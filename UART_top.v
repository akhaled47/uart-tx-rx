==> flow/design.v <==
module UART_RX(rx,tick,clk,rst,dout,rx_done);
input rx,tick,rst,clk;
output reg rx_done;
output [7:0] dout;
reg [3:0] s_next,s_reg;
reg [2:0] n_bits_next,n_bits_reg;
reg [7:0] bits_next,bits_reg;
parameter [1:0] IDLE =2'b00, START = 2'b01, DATA =2'b10, STOP = 2'b11;
reg [1:0] state,next_state;
always @(*) begin
    s_next=s_reg;
    bits_next=bits_reg;
    n_bits_next=n_bits_reg;
    next_state=state;
    rx_done=1'b0;
case(state)
IDLE: 
    if(rx==1'b0) begin
    next_state=START;
    s_next=0;
    end
START:
    if(tick)
    begin
        if(s_reg==7) begin
        s_next=0;
        n_bits_next=0;
        next_state=DATA;
        end
    else
    s_next=s_reg+1;
    end
DATA:
if(tick) begin
    if(s_reg==15)
        begin
            s_next=0;
            bits_next={rx,bits_reg[7:1]};
            if(n_bits_reg==7)
            begin
                s_next=0;
                next_state=STOP;
            end
            else
            n_bits_next=n_bits_reg+1;
        end
    else
        s_next=s_reg+1;
        end
STOP:
   if(tick)
    begin
        if(s_reg==7)
        begin
        next_state=IDLE;
        rx_done=1'b1;
        end
    else
    s_next=s_reg+1;
    end
endcase
end
always@(posedge clk , negedge rst) begin
if(rst==1'b0)
begin
    s_reg<=0;
    n_bits_reg<=0;
    state<=IDLE;
    bits_reg<=0;
end
else
begin
    s_reg<=s_next;
    n_bits_reg<=n_bits_next;
    state<=next_state;
    bits_reg<=bits_next;
end
end
assign dout = bits_reg;
endmodule
module UART_TX(tick,clk,rst_n,tx_start,tx_done,d_in,tx_out);
input tick,clk,rst_n,tx_start;
input [7:0] d_in;
output reg tx_done;
output tx_out;
reg [3:0] s_tick_reg,s_tick_next;
reg [2:0] n_bits_reg,n_bits_next;
reg [7:0] bits_reg,bits_next;
reg bit_out_reg,bit_out_next;
parameter [1:0] IDLE =2'b00, START=2'b01,DATA =2'b10, STOP=2'b11;  
reg [1:0] state,next_state;
always @(posedge clk,negedge rst_n) begin
if(!rst_n)
begin
    state<= IDLE;
    s_tick_reg<=0;
    n_bits_reg<=0;
    bits_reg<=0;
    bit_out_reg<=1'b1;
end    
else
begin
    state<= next_state;
    s_tick_reg<=s_tick_next;
    n_bits_reg<=n_bits_next;
    bits_reg<=bits_next;
    bit_out_reg<=bit_out_next;
end
end
assign tx_out=bit_out_reg;
always@(*) begin
next_state=state;
s_tick_next=s_tick_reg;
bits_next=bits_reg;
n_bits_next=n_bits_reg;
bit_out_next=bit_out_reg;
tx_done=1'b0;
case(state)
IDLE:begin
    if(tx_start)
    begin
        next_state=START;
        s_tick_next=0;
        bits_next=d_in;
    end
    else
        next_state=IDLE;
end
START: begin
    bit_out_next=1'b0;
    if(tick)
    begin
        if(s_tick_reg==15)
        begin
            next_state=DATA;
            s_tick_next=0;
            n_bits_next=0;
        end
        else
        s_tick_next=s_tick_reg+1;
    end
end
DATA: begin
    bit_out_next=bits_reg[0];
    if(tick) begin
        if(s_tick_reg==15) begin
            bits_next= bits_reg >> 1;
            s_tick_next=0;
            if(n_bits_reg==7) begin
                next_state=STOP;
                s_tick_next=0;
            end
            else
            n_bits_next=n_bits_reg+1;
        end
        else
        s_tick_next=s_tick_reg+1;
    end
end
STOP: begin
     bit_out_next=1'b1;
     if(tick)
    begin
        if(s_tick_reg==15)
        begin
        next_state=IDLE;
        tx_done=1'b1;
        end
    else
    s_tick_next=s_tick_reg+1;
    end
end
endcase
end
endmodule
module UART_top(
input clk,rst_n,tx_start,
input [10:0] dvsr,
input [7:0] d_in,
output rx_done,
output [7:0] dout
);
wire tx_done,tx_out;
UART_top_TX u1 (clk,rst_n,tx_start,dvsr,d_in,tx_done,tx_out);
UART_top_RX U2 (clk,rst_n,tx_out,dvsr,rx_done,dout);
endmodule
module UART_top_RX (clk,rst_n,rx,dvsr,rx_done,dout);
input clk,rst_n,rx;
input [10:0] dvsr;
output rx_done;
output [7:0] dout;
wire tick;
baud_gen U1 (clk,rst_n,dvsr,tick);
UART_RX  U2 (rx,tick,clk,rst_n,dout,rx_done);
endmodule
module UART_top_TX (clk,rst_n,tx_start,dvsr,d_in,tx_done,tx_out);
input clk,rst_n,tx_start;
input [10:0] dvsr;
input [7:0] d_in;
output tx_done;
output tx_out;
wire tick;
baud_gen U1 (clk,rst_n,dvsr,tick);
UART_TX  U2 (tick,clk,rst_n,tx_start,tx_done,d_in,tx_out);
endmodule
module baud_gen(clk,rst_n,dvsr,tick);
input clk,rst_n;
input [10:0] dvsr;
output tick;
wire [10:0] reg_d;
reg [10:0] reg_q;
always @(posedge clk,negedge rst_n) begin
    if(!rst_n)
    reg_q<={10{1'b0}};
    else
    reg_q<=reg_d;
end
assign reg_d = (reg_q==dvsr)? 0:reg_q+1;
assign tick =(reg_q==dvsr);
endmodule
### Tool chain data of UART_top

The steps from the RTL of UART_top to its reports follow in flow order.
Lines are those of the file above, counted from 1.
Operators carry their Yosys type and port widths (W data, S select, Z words).
The mark - stands for no value.

| inputs | value |
|---|---|
| design top | UART_top |
| clock input | clk |
| cell library | sky130hd |
| library corner | tt_025C_1v80 |

### After elaboration

Source: Yosys, flattened and elaborated, memories not mapped. Widths are those after wreduce. Registers that Yosys merges into a memory's read port (data or address) are not register bits. Print and check cells do not count. Equal cells are merged and count once.

| bit counts | value |
|---|---|
| memories kept | 0 |
| clocked read ports x word width | 0 |
| ROM bits | 0 |
| input port bits | 22 |
| bits in latches | 0 |
| bits in registers | 57 |
| bits in writable memories | 0 |
| output and inout port bits | 9 |

| operators by class | value |
|---|---|
| $lt $le $gt $ge | 0 |
| multiply operators | 0 |
| add/subtract/negate cells | 6 |
| div/mod/pow operators | 0 |
| equal/unequal tests | 34 |
| muxes and demuxes | 57 |
| bitwise logic cells | 4 |
| shift operators | 0 |
| reduce/logical cells | 16 |

Operators with widths:

| operator | number |
|---|---|
| $mux W4 | 12 |
| $mux W8 | 6 |
| $mux W3 | 10 |
| $mux W2 | 15 |
| $ne A2 B2 Y1 const B | 14 |
| $add A11 B1 Y11 const B | 2 |
| $eq A11 B11 Y1 | 2 |
| $mux W11 | 2 |
| $pmux W8 S2 | 1 |
| $pmux W4 S4 | 1 |
| $pmux W2 S4 | 2 |
| $ne A2 B1 Y1 const B | 7 |
| $reduce_and A6 Y1 | 2 |
| $pmux W4 S3 | 1 |
| $pmux W3 S2 | 2 |
| $eq A2 B2 Y1 const B | 4 |
| $reduce_or A2 Y1 | 4 |
| $add A4 B1 Y4 const B | 2 |
| $eq A4 B4 Y1 const B | 2 |
| $reduce_and A4 Y1 | 2 |
| $reduce_and A8 Y1 | 1 |
| $reduce_and A7 Y1 | 1 |
| $add A3 B1 Y3 const B | 2 |
| $eq A3 B3 Y1 const B | 2 |
| $reduce_or A3 Y1 | 2 |
| $reduce_and A5 Y1 | 1 |
| $not A1 Y1 | 4 |
| $eq A2 B1 Y1 const B | 2 |

Other operator kinds: 6; their cells: 9.

### Logic depth

Depth = most cells in a row (Yosys ltp): at word level without a register or memory, in the mapped netlist without a sequential cell, where the memories' decode and read muxes count.

| logic depth | value |
|---|---|
| depth after elaboration | 5 |
| ABC_AREA | 0 |
| depth in mapped cells | 7 |

### Synthesis result

The flow's flattened synthesis, as Yosys stat reports it; memories are mapped. The netlist is that of the ABC_AREA named above (0 if unset); the other value can give another one.
The area totals of this step are shown rounded.

Cell types:

| type | number | total area (um^2) |
|---|---|---|
| sky130_fd_sc_hd__dfrtp_1 | 58 | 1.45E+03 |
| sky130_fd_sc_hd__xnor2_1 | 23 | 201.443 |
| sky130_fd_sc_hd__xor2_1 | 17 | 148.893 |
| sky130_fd_sc_hd__mux2_2 | 11 | 123.869 |
| sky130_fd_sc_hd__nor2_1 | 30 | 112.608 |
| sky130_fd_sc_hd__ha_1 | 8 | 100.096 |
| sky130_fd_sc_hd__nand3_1 | 20 | 100.096 |
| sky130_fd_sc_hd__nand2_1 | 23 | 86.333 |
| sky130_fd_sc_hd__dfstp_2 | 3 | 78.826 |
| sky130_fd_sc_hd__nor2b_1 | 11 | 68.816 |
| sky130_fd_sc_hd__a211oi_1 | 8 | 60.058 |
| sky130_fd_sc_hd__nor3_1 | 11 | 55.053 |
| sky130_fd_sc_hd__a31oi_1 | 8 | 50.048 |
| sky130_fd_sc_hd__nor3b_1 | 6 | 45.043 |
| sky130_fd_sc_hd__o211ai_1 | 6 | 45.043 |
| sky130_fd_sc_hd__nand4_1 | 7 | 43.792 |
| sky130_fd_sc_hd__o22ai_1 | 7 | 43.792 |
| sky130_fd_sc_hd__and3_1 | 6 | 37.536 |

Other cell types: 31; their cells: 69.

| mapped netlist | value |
|---|---|
| chip area (Yosys) | 3340 um^2 |
| flip-flops | 61 |
| buffer cells | 14 |
| standard cells after synthesis | 332 |
| sequential area | 1530 um^2 |

The figures by module come from a second, unflattened synthesis with its own total; it is not the netlist above.

| unflattened totals | value |
|---|---|
| cells (unflattened synthesis) | 333 |
| area (unflattened synthesis) | 3300 um^2 |

Rows give one instance, submodules left out.

By module:

| module | cells | area (um^2) | instances |
|---|---|---|---|
| baud_gen | 63 | 619 | 2 |
| UART_TX | 109 | 1060 | 1 |
| UART_RX | 98 | 1000 | 1 |
| UART_top | 0 | 0.0 | 1 |
| UART_top_RX | 0 | 0.0 | 1 |
| UART_top_TX | 0 | 0.0 | 1 |

### Worst setup path after synthesis

OpenSTA on the mapped netlist: ideal clock, no wires. The path of least setup slack (recovery checks aside). Input and output delay are each 20% of the period. Register names are those of the netlist, which keeps one name where synthesis merged equal registers.

| timing post-synthesis | value |
|---|---|
| path kind | input -> register |
| start point | in dvsr[7] |
| end point | reg u1.U2.bits_reg[5] |
| delay of the path | 1422 ps |
| stages | 6 |
| path slack | 786 ps |
| external input delay | 552 ps |
| required time | 2627 ps |
| path buffers | 1 |
| library setup time | 133 ps |
| period | 2760 ps |
| arrival | 1841 ps |
| synthesis period reached | 1974 ps |

"delay of the path" = arrival - input delay + setup time.
"stages" counts driving pins, that of a launching flip-flop among them; a cell with two outputs on the path counts twice.
"synthesis period reached" = period - worst setup slack (recovery checks aside). The figure is calculated, with input and output delays left at 20% of the set period.
The rows between start and end are the longest chain of elaborated cells between them; the timing report does not say that the signal goes this way. Where chains are equally long, one stands for them.
A line is the first line of the expression or statement that the cell stems from. Yosys adds cells for indexed reads and writes and turns some case tables into memories.

| on the way, post-synthesis | value |
|---|---|
| path through | sky130_fd_sc_hd__xnor2_1 -> sky130_fd_sc_hd__nand4_1 -> sky130_fd_sc_hd__or4b_1 -> sky130_fd_sc_hd__buf_2 -> sky130_fd_sc_hd__nor4b_1 -> sky130_fd_sc_hd__a211oi_1 |
| length of the longest elaborated chain | 3 |
| elaborated cells on any way between the ends | 5 |
| classes of those cells | eq/ne (2); mux (2); reduce/logical (1) |

Ends and longest elaborated chain, post-synthesis:

| element | RTL line | source |
|---|---|---|
| start: declaration | 178 | `input [10:0] dvsr,` |
| $eq A11 B11 Y1 | 219 | `assign tick =(reg_q==dvsr);` |
| $mux W8 | 145 | `if(tick) begin` |
| $pmux W8 S2 | 118 | `case(state)` |
| end: assignment | 98 | `bits_reg<=0;` |
| end: assignment | 106 | `bits_reg<=bits_next;` |
| end: declaration | 88 | `reg [7:0] bits_reg,bits_next;` |

### Timing after layout

From the final timing report of job 2: the path of least setup slack in the routed layout; clock arrival at registers is part of the times.
The report prints the path's times to 10 ps; the period is as set.

| timing after layout | value |
|---|---|
| path kind | input -> register |
| start point | in dvsr[0] |
| end point | reg U2.U2.s_reg[1] |
| path buffers | 2 |
| external input delay | 250 ps |
| period | 1260 ps |
| library setup time | 110 ps |
| required time | 1490 ps |
| arrival | 2290 ps |
| stages | 7 |
| path slack | -800 ps |

The rows between start and end are the longest chain of elaborated cells between them; the timing report does not say that the signal goes this way. Where chains are equally long, one stands for them.

| on the way, after layout | value |
|---|---|
| path through | sky130_fd_sc_hd__clkdlybuf4s50_1 -> sky130_fd_sc_hd__xor2_1 -> sky130_fd_sc_hd__nor4_4 -> sky130_fd_sc_hd__buf_4 -> sky130_fd_sc_hd__and3_4 -> sky130_fd_sc_hd__a31oi_1 -> sky130_fd_sc_hd__mux2_2 |
| length of the longest elaborated chain | 3 |
| elaborated cells on any way between the ends | 9 |
| classes of those cells | eq/ne (4); mux (4); reduce/logical (1) |

Ends and longest elaborated chain, after layout:

| element | RTL line | source |
|---|---|---|
| start: declaration | 178 | `input [10:0] dvsr,` |
| $eq A11 B11 Y1 | 219 | `assign tick =(reg_q==dvsr);` |
| $mux W4 | 51 | `if(tick)` |
| $pmux W4 S4 | 16 | `case(state)` |
| end: assignment | 66 | `s_reg<=0;` |
| end: assignment | 73 | `s_reg<=s_next;` |
| end: declaration | 5 | `reg [3:0] s_next,s_reg;` |

Subject: UART_top on sky130hd, stored results

Hello all,

Flow measurements of UART_top on sky130hd: 2 stored runs with different settings, listed in no order. Input and output delays are each 20% of the period that was set; the output load is 0.01 pF.
"clock period reached" means the clock period less the worst setup slack. The figure is calculated, with input and output delays left at 20% of the set period.
"time used up by the worst setup path" means the part of the period allowed to the worst setup path (the constraints hold back 20% at inputs and 20% at outputs) less its slack; where the path has registers, the arrival times of their clocks count too.
"power": no workload was simulated; the value follows from the tool's default switching activity.
"time used up by the worst setup path" is given in steps of 10 ps.
Results are given in rounded form.

#### Job 1

| setting | value |
|---|---|
| period_ns | `1.94` |
| CORE_UTILIZATION | `71` |
| CAP_MARGIN | `20` |
| CORE_MARGIN | `2` |
| SLEW_MARGIN | `20` |

No final report: clock tree synthesis broke off with DPL-0038.

#### Job 2

| setting | value |
|---|---|
| period_ns | `1.26` |
| CORE_UTILIZATION | `56` |
| SETUP_SLACK_MARGIN | `0.11` |
| PLACE_DENSITY | `0.95` |
| CORE_MARGIN | `4` |
| CELL_PAD_IN_SITES_GLOBAL_PLACEMENT | `1` |
| ABC_AREA | `0` |
| CAP_MARGIN | `10` |
| SLEW_MARGIN | `20` |

| result | value |
|---|---|
| power | 6080 uW |
| die size | 7260 um^2 |
| time used up by the worst setup path | 1810 ps |
| critical path kind | input -> register |
| std-cell area (final layout) | 5210 um^2 |
| worst setup slack after layout | -798 ps |
| area of the synthesized netlist | 3340 um^2 |
| clock period reached | 2058 ps |

Thanks
